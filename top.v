==> flow/design.v <==
module ATM_Controller (
    input clk,
    input reset,
    input card_inserted,
    input pin_entered,
    input pin_correct,
    input [1:0] transaction_choice,  
    input [15:0] amount,
    output reg cash_dispensed,
    output reg [15:0] balance,
    output  [2:0] state_indicator,
    output reg warning_message,
    output reg card_blocked,
    output reg exceed_balance
);
localparam IDLE        = 3'd0,
           CARD_INSERTED = 3'd1,
           CHECK_PIN     = 3'd2,
           TRANSACTION   = 3'd3,
           BALANCE_INQ   = 3'd4,
           CASH_WITHDRAW = 3'd5,
           DISPENSE_CASH = 3'd6,
           EJECT_CARD    = 3'd7;
reg [2:0] state, next_state;
reg [1:0] pin_attempts;
always @(posedge clk or posedge reset) begin
    if (reset) begin
        state <= IDLE;
        pin_attempts <= 0;
        card_retained <= 0;
        cash_dispensed <= 0;
        warning_message <= 0;
        card_blocked <= 0;
    end else begin
        state <= next_state;
    end
end
always @(*) begin
    next_state = state;
    case (state)
        IDLE:
            if (card_inserted)
                next_state = CARD_INSERTED;
            else 
                next_state = IDLE;
        CARD_INSERTED:
            if (pin_entered)
                next_state = CHECK_PIN;
            else
                next_state = EJECT_CARD;
        CHECK_PIN: begin
            if (pin_correct)
                next_state = TRANSACTION;
            else if (pin_attempts >= 2)
                next_state = EJECT_CARD;
            else
                next_state = CARD_INSERTED;
        end
        TRANSACTION:
            case (transaction_choice)
                2'b01: next_state = BALANCE_INQ;
                2'b10: next_state = CASH_WITHDRAW;
                default: next_state = EJECT_CARD;
            endcase
        BALANCE_INQ:
            next_state = EJECT_CARD;
        CASH_WITHDRAW:
            if (amount <= balance)
                next_state = DISPENSE_CASH;
            else
                begin
                exceed_balance = 1;
                next_state = EJECT_CARD;
                end
        DISPENSE_CASH:
            next_state = EJECT_CARD;
        EJECT_CARD:
            next_state = IDLE;
        default:
            next_state = IDLE;
    endcase
end
always @(posedge clk) begin
    if (reset) begin
        balance <= 1000;
        card_retained <= 0;
        cash_dispensed <= 0;
        pin_attempts <= 0;
        warning_message <= 0;
        card_blocked <= 0;
    end else begin
        case (state)
            CHECK_PIN: begin
                if (pin_correct)
                    pin_attempts <= 0;
                else begin
                    pin_attempts <= pin_attempts + 1;
                    warning_message <= 1;
                    if (pin_attempts >= 2)
                        card_blocked <= 1;
                end
            end
            DISPENSE_CASH: begin
                balance <= balance - amount;
                cash_dispensed <= 1;
            end
            EJECT_CARD: begin
                cash_dispensed <= 0;
                pin_attempts <= 0;  
                warning_message <= 0;
                card_blocked <= 0;
            end
        endcase
    end
end
assign state_indicator = state;
endmodule
[Step by step through the tools: ATM_Controller]
What the tools print for ATM_Controller, step after step.
Lines are those of the file above, counted from 1.
Operators: Yosys type, input widths -> output width; for muxes data width and select width s.
Cell names lack the library's common part.
Not given: n/a
Inputs
  top module: ATM_Controller
  clock: clk
  library: sky130hd
  library corner: tt_025C_1v80

[Word-level counts]
Yosys after proc, flatten, opt, wreduce and memory -nomap, before mapping. Enables and synchronous resets that opt folds into registers are not counted as muxes. Memory bits, and registers merged into a memory's read port (data or address), are not among the register bits. Print and check cells are not counted. Equal cells are merged and count once.
Bit counts
  flip-flop bits (word level): 19
  input port bits: 23
  output and inout port bits: 23
  elaborated cells: 21
Cells by class
  $add $sub $neg: 1
  $lt $le $gt $ge: 1
  eq/ne operators: 9
  mux-type cells: 6
  reduce/logical cells: 2
Operators by type and width (count)
  $pmux 3 s7: 1
  $sub 16x16->16: 1
  $le 16x16->1: 1
  $eq 3x3->1 const B: 4
  $eq 3x2->1 const B: 2
  $pmux 2 s2: 1
  $eq 3x1->1 const B: 1
  $logic_not 3->1: 1
  $mux 3: 1
  $eq 2x1->1 const B: 1
  $eq 2x2->1 const B: 1
  $reduce_or 2->1: 1
  $mux 2: 1
  $mux 1: 2

[Longest topological paths]
Depth = most cells in a row (Yosys ltp): at word level without a register or memory, in the mapped netlist without a sequential cell, where the memories' decode and read muxes count.
Logic depth
  word-level depth: 3
  ABC_AREA: 0
  gate-level depth with buffers: 9

[Netlist]
Yosys stat after the flow's synthesis: flattened, memories mapped to cells. It holds for the ABC_AREA given above (unset counts as 0); a run with the other value may have another netlist.
Totals and module areas in this step are rounded.
Cell types (count)
  dfxtp_1: 16
  ha_1: 17
  a21oi_1: 23
  inv_1: 21
  dfrtp_1: 3
  nor2_1: 16
  o21ai_0: 12
  nor3_1: 10
  nand2_1: 12
  nand3_1: 9
  nand2b_1: 6
  nand4_1: 6
  xnor2_1: 4
  a31oi_1: 5
  a211oi_1: 4
  a21o_1: 4
  buf_4: 4
  o21a_1: 4
Other cell types: 33; their cells: 52.
Mapped netlist
  cell count: 228
  mapped area: 1700 um^2
  sequential part of the area: 395 um^2
  mapped flip-flops: 19
  buffer cells: 15

[Timing after synthesis]
Path of least setup slack by OpenSTA after synthesis, without wires, with an ideal clock, recovery checks aside; 20% of the period is set as input and as output delay. Where synthesis merged equal registers, the netlist keeps one of their names.
Path post-synthesis
  kind: input-to-reg
  from: input amount[2]
  to: register balance[11]
  period: 2.82 ns
  input delay: 0.564 ns
  setup time: 0.095 ns
  data arrival time: 2.061 ns
  required time: 2.725 ns
  path slack: 0.663 ns
  delay of the path: 1.592 ns
  driving pins on the path: 8
  buffers on the path: 0
  synthesis period reached: 2.157 ns
"delay of the path" is the arrival time less input delay plus setup time.
"driving pins on the path" counts driving pins, that of a launching flip-flop among them; a cell with two outputs on the path counts twice.
"synthesis period reached" is the clock period less the worst setup slack; recovery checks do not enter. This is arithmetic on one report: input and output delays are still those of the set period (20% each).
Between the ends stands the longest chain of elaborated cells between them, by number of cells; it is not shown to be the way that was timed. Of several equally long chains one is given.
A line is the first line of the expression or statement that the cell stems from. Yosys adds cells for indexed reads and writes and turns some case tables into memories.
On the way, post-synthesis
  cells stage by stage: inv_1 ha_1 o21ai_1 a21oi_1 o31a_1 o2111ai_2 or4b_1 o311ai_1
  length of the longest elaborated chain: 1
Ends and longest elaborated chain, post-synthesis
  from (decl): line 8  | input [15:0] amount,
  $sub 16x16->16: line 104  | balance <= balance - amount;
  to (assign): line 85  | balance <= 1000;
  to (assign): line 104
  to (decl): line 10  | output reg [15:0] balance,

[Timing after layout]
From the final timing report of stored run 1: the path of least setup slack in the routed layout; clock arrival at registers is part of the times.
Path after layout
  kind: reg-to-reg
  from: register balance[0]
  to: register balance[14]
  period: 1.33 ns
  setup time: 0.11 ns
  data arrival time: 2.06 ns
  required time: 1.48 ns
  path slack: -0.58 ns
  driving pins on the path: 10
  buffers on the path: 0
Between the ends stands the longest chain of elaborated cells between them, by number of cells; it is not shown to be the way that was timed. Of several equally long chains one is given.
On the way, after layout
  cells stage by stage: dfxtp_2 inv_2 ha_4 fa_2 nor2b_4 o211ai_1 a21boi_2 o21a_2 nand4b_1 nand3_1
  length of the longest elaborated chain: 1
Ends and longest elaborated chain, after layout
  from (decl): line 10  | output reg [15:0] balance,
  from (assign): line 85  | balance <= 1000;
  from (assign): line 104  | balance <= balance - amount;
  $sub 16x16->16: line 104
  to (assign): line 85
  to (assign): line 104
  to (decl): line 10

Lab notebook: ATM_Controller

Flow measurements of ATM_Controller on sky130hd: 2 stored runs with different settings, listed in no order. Input and output delays are each 20% of the period that was set; the output load is 0.01 pF.
"achieved clock period" = clock period - worst setup slack. The figure is calculated, with input and output delays left at 20% of the set period.
"power" rests on the timing tool's default activity at the inputs, not on a simulated workload.
Values from the reports are rounded here.

Stored run 1
==> flow/run.sh <==
#!/bin/bash
# the make line also repeats the synthesis and layout settings of config.mk as NAME=value (left out here)
make -C /OpenROAD-flow-scripts/flow DESIGN_CONFIG=/design/flow/config.mk WORK_HOME=/design/flow/orfs CLKGATE_MAP_FILE= finish
==> flow/config.mk <==
export PLATFORM = sky130hd
export DESIGN_NAME = ATM_Controller
export DESIGN_NICKNAME = ATM_Controller
export VERILOG_FILES = /design/flow/design.v
export SDC_FILE = /design/flow/constraint.sdc
export NUM_CORES = 4
export LEC_CHECK = 0
export CAP_MARGIN = 20
export CORE_MARGIN = 2
export CORE_UTILIZATION = 40
export SLEW_MARGIN = 20
==> flow/constraint.sdc <==
create_clock -name core_clock -period 1.33 [get_ports {clk}]
set_input_delay 0.2660 -clock core_clock [delete_from_list [all_inputs] [get_ports {clk}]]
set_output_delay 0.2660 -clock core_clock [all_outputs]
set_load 0.01 [all_outputs]

==> results of stored run 1 <==
chip area after synthesis (Yosys): 1700 um^2
die area: 4790 um^2
utilization: 76.5 %
worst setup slack after layout: -0.584 ns
power: 6.17 mW
achieved clock period: 1.914 ns

Stored run 2
==> flow/run.sh <==
#!/bin/bash
# the make line also repeats the synthesis and layout settings of config.mk as NAME=value (left out here)
make -C /OpenROAD-flow-scripts/flow DESIGN_CONFIG=/design/flow/config.mk WORK_HOME=/design/flow/orfs CLKGATE_MAP_FILE= finish
==> flow/config.mk <==
export PLATFORM = sky130hd
export DESIGN_NAME = ATM_Controller
export DESIGN_NICKNAME = ATM_Controller
export VERILOG_FILES = /design/flow/design.v
export SDC_FILE = /design/flow/constraint.sdc
export NUM_CORES = 4
export LEC_CHECK = 0
export CAP_MARGIN = 20
export CORE_ASPECT_RATIO = 0.58
export CORE_MARGIN = 5
export CORE_UTILIZATION = 58
export CTS_CLUSTER_DIAMETER = 52
export GPL_ROUTABILITY_DRIVEN = 1
export PLACE_DENSITY_LB_ADDON = 0.1
export SETUP_SLACK_MARGIN = -0.0
export SLEW_MARGIN = 40
export TNS_END_PERCENT = 70
==> flow/constraint.sdc <==
create_clock -name core_clock -period 1.39 [get_ports {clk}]
set_input_delay 0.2780 -clock core_clock [delete_from_list [all_inputs] [get_ports {clk}]]
set_output_delay 0.2780 -clock core_clock [all_outputs]
set_load 0.01 [all_outputs]

==> results of stored run 2 <==
did not finish, clock tree synthesis stopped with DPL-0038
